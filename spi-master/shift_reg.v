==> flow/design.v <==
module shift_reg (i_clk, i_rst_n, i_load_en, i_sh_en, i_data_load, i_data_serial, o_data);
parameter WIDTH = 32;
input i_clk, i_rst_n, i_load_en, i_sh_en, i_data_serial;
input [WIDTH-1:0] i_data_load;
output reg [WIDTH-1:0] o_data;
always @(posedge i_clk or negedge i_rst_n) begin : proc_
	if(~i_rst_n) 
	begin
		o_data <= 0;
	end 
	else if (i_load_en)
	begin
		o_data <= i_data_load;
	end 
	else if (i_sh_en)
	begin
		o_data <= {o_data[WIDTH-2:0], i_data_serial};
	end
end
endmodule : shift_reg
Step by step through the tools: shift_reg
The steps from the RTL of shift_reg to its reports follow in flow order.
Lines are those of the file above, counted from 1.
The mark - stands for no value.
Inputs
  top: shift_reg
  clock port: i_clk
  standard-cell library: sky130hd
  library corner: tt_025C_1v80

Word-level counts
Source: Yosys, flattened and elaborated, memories not mapped. Widths are those after wreduce. Registers that Yosys merges into a memory's read port (data or address) are not register bits. Print and check cells do not count. Equal cells are merged and count once.
Operators by class
  $add $sub $neg: 0
  multipliers: 0
  divide/modulo/power cells: 0
  order comparisons: 0
  equal/unequal tests: 0
  shift operators: 0
  muxes and demuxes: 2
  bitwise gates (word level): 0
  reductions and logical operators: 1
Operators with widths (count)
  2-to-1 mux 32 bit: 2
  nonzero test 2 bit: 1
Bit counts
  register bits: 32
  bits in latches: 0
  RAM bits: 0
  bits in read-only memories: 0
  clocked read ports x word width: 0
  memory cells: 0
  bits of input ports: 37
  output and inout port bits: 32

Logic depth
Longest topological path by Yosys (ltp), each cell counted once; first at word level (registers and memories cut), then after technology mapping (sequential cells cut; the memories' decode and read muxes count).
Logic depth
  word-level depth: 2
  ABC_AREA: 0
  mapped depth: 4
  depth with buffers taken out: 2

Synthesis result
Source: synth_stat.txt of the flow (Yosys; design flattened, memories mapped). It holds for the ABC_AREA given above (unset counts as 0); a run with the other value may have another netlist.
Totals and module areas in this step are rounded.
Cell types
  sky130_fd_sc_hd__dfrtp_1: count 32, total area 800.768 um^2
  sky130_fd_sc_hd__mux2i_1: count 32, total area 320.307 um^2
  sky130_fd_sc_hd__o21ai_1: count 28, total area 140.134 um^2
  sky130_fd_sc_hd__nand2_1: count 32, total area 120.115 um^2
  sky130_fd_sc_hd__buf_12: count 3, total area 60.058 um^2
  sky130_fd_sc_hd__buf_2: count 7, total area 35.034 um^2
  sky130_fd_sc_hd__o21ai_2: count 2, total area 17.517 um^2
  sky130_fd_sc_hd__buf_6: count 1, total area 11.261 um^2
  sky130_fd_sc_hd__o21ai_0: count 2, total area 10.01 um^2
Mapped netlist
  cells in the netlist: 139
  synthesis area: 1520 um^2
  flip-flops: 32
  buffers: 11

Timing after synthesis
Path of least setup slack by OpenSTA after synthesis, without wires, with an ideal clock, recovery checks aside; 20% of the period is set as input and as output delay. Where synthesis merged equal registers, the netlist keeps one of their names.
Path post-synthesis
  path kind: in2reg
  start: in i_sh_en
  end: reg o_data[11]
  clock period: 953 ps
  input delay: 191 ps
  data arrival time: 703 ps
  required time: 833 ps
  setup slack: 129 ps
  delay of the path: 632 ps
  stages: 4
  path buffers: 2
  period reached after synthesis: 824 ps
"delay of the path" is the arrival time less input delay plus setup time.
"stages": output pins that drive a net of the path, with the launching flip-flop's if there is one; two outputs of one cell count as two.
"period reached after synthesis" = period - worst setup slack (recovery checks aside). The figure is calculated, with input and output delays left at 20% of the set period.
Between the ends stands the longest chain of elaborated cells between them, by number of cells; it is not shown to be the way that was timed. Of several equally long chains one is given.
Each line given opens the expression or statement behind the cell; cells for indexed reads and writes are added by Yosys, which also makes memories of some case tables.
A register here has more assigning lines than the two given.
Between the ends, post-synthesis
  cell sequence: sky130_fd_sc_hd__buf_6 > sky130_fd_sc_hd__buf_12 > sky130_fd_sc_hd__mux2i_1 > sky130_fd_sc_hd__o21ai_2
  cells in the longest elaborated chain: 2
  elaborated cells between the ends (all ways): 3
Ends and longest elaborated chain, post-synthesis
  from (decl): RTL line 3  | input i_clk, i_rst_n, i_load_en, i_sh_en, i_data_serial;
  2-to-1 mux 32 bit: RTL line 15  | else if (i_sh_en)
  2-to-1 mux 32 bit: RTL line 11  | else if (i_load_en)
  to (assign): RTL line 13  | o_data <= i_data_load;
  to (assign): RTL line 17  | o_data <= {o_data[WIDTH-2:0], i_data_serial};
  to (decl): RTL line 5  | output reg [WIDTH-1:0] o_data;

Timing after layout
Path of least setup slack in the final report of record 1 (OpenROAD, finished layout, wires in). Where an end is a register, its clock arrival counts in the times.
The report prints the path's times to 10 ps; the period is as set.
Path post-layout
  path kind: reg2out
  start: reg o_data[20]
  end: out o_data[20]
  clock period: 644 ps
  output delay: 130 ps
  data arrival time: 840 ps
  required time: 520 ps
  setup slack: -320 ps
  stages: 2
  path buffers: 1
A register here has more assigning lines than the two given.
Between the ends, post-layout
  cell sequence: sky130_fd_sc_hd__dfrtp_1 > sky130_fd_sc_hd__buf_2
  cells in the longest elaborated chain: 0
  elaborated cells between the ends (all ways): 0
Ends and longest elaborated chain, post-layout
  from (decl): RTL line 5  | output reg [WIDTH-1:0] o_data;
  from (assign): RTL line 13  | o_data <= i_data_load;
  from (assign): RTL line 17  | o_data <= {o_data[WIDTH-2:0], i_data_serial};
  to (decl): RTL line 5

Add stored flow runs of shift_reg

Measured results for shift_reg: 2 stored runs of the Yosys and OpenROAD flow on sky130hd. The settings differ; the order carries no meaning. The constraints put input and output delay at 20% of the set period each and load the outputs with 0.01 pF.
By "achieved clock period" is meant the clock period of the run minus its worst setup slack. This is arithmetic on one report: input and output delays are still those of the set period (20% each).
"worst setup path time": the worst setup path's part of the clock period (all of it between registers, 20% less for each end at a port) less its slack. A launch clock that arrives late makes it longer, a capture clock that arrives late makes it shorter.
"worst setup path time" is known to 10 ps.
Values from the reports are rounded here.
[record 1] settings: period_ns=0.644, CORE_UTILIZATION=41, PLACE_DENSITY=0.39, CORE_ASPECT_RATIO=0.88, CORE_MARGIN=9, TNS_END_PERCENT=75, GPL_ROUTABILITY_DRIVEN=1, CAP_MARGIN=35, MIN_ROUTING_LAYER=met2, SLEW_MARGIN=20
[record 1] result: chip area after synthesis (Yosys) 1520 um^2, die area 6210 um^2, utilization 0.738, worst setup slack after layout -323 ps, total negative slack -16100 ps, achieved clock period 967 ps, worst setup path time 840 ps, worst setup path kind reg2out
[record 2] settings: period_ns=0.733, CORE_UTILIZATION=71, PLACE_DENSITY=0.75, CELL_PAD_IN_SITES_GLOBAL_PLACEMENT=0, GPL_TIMING_DRIVEN=1, GPL_ROUTABILITY_DRIVEN=0, CAP_MARGIN=35, MIN_ROUTING_LAYER=met2, CORE_MARGIN=2, SLEW_MARGIN=20
[record 2] result: did not finish, placement stopped with GPL-0301
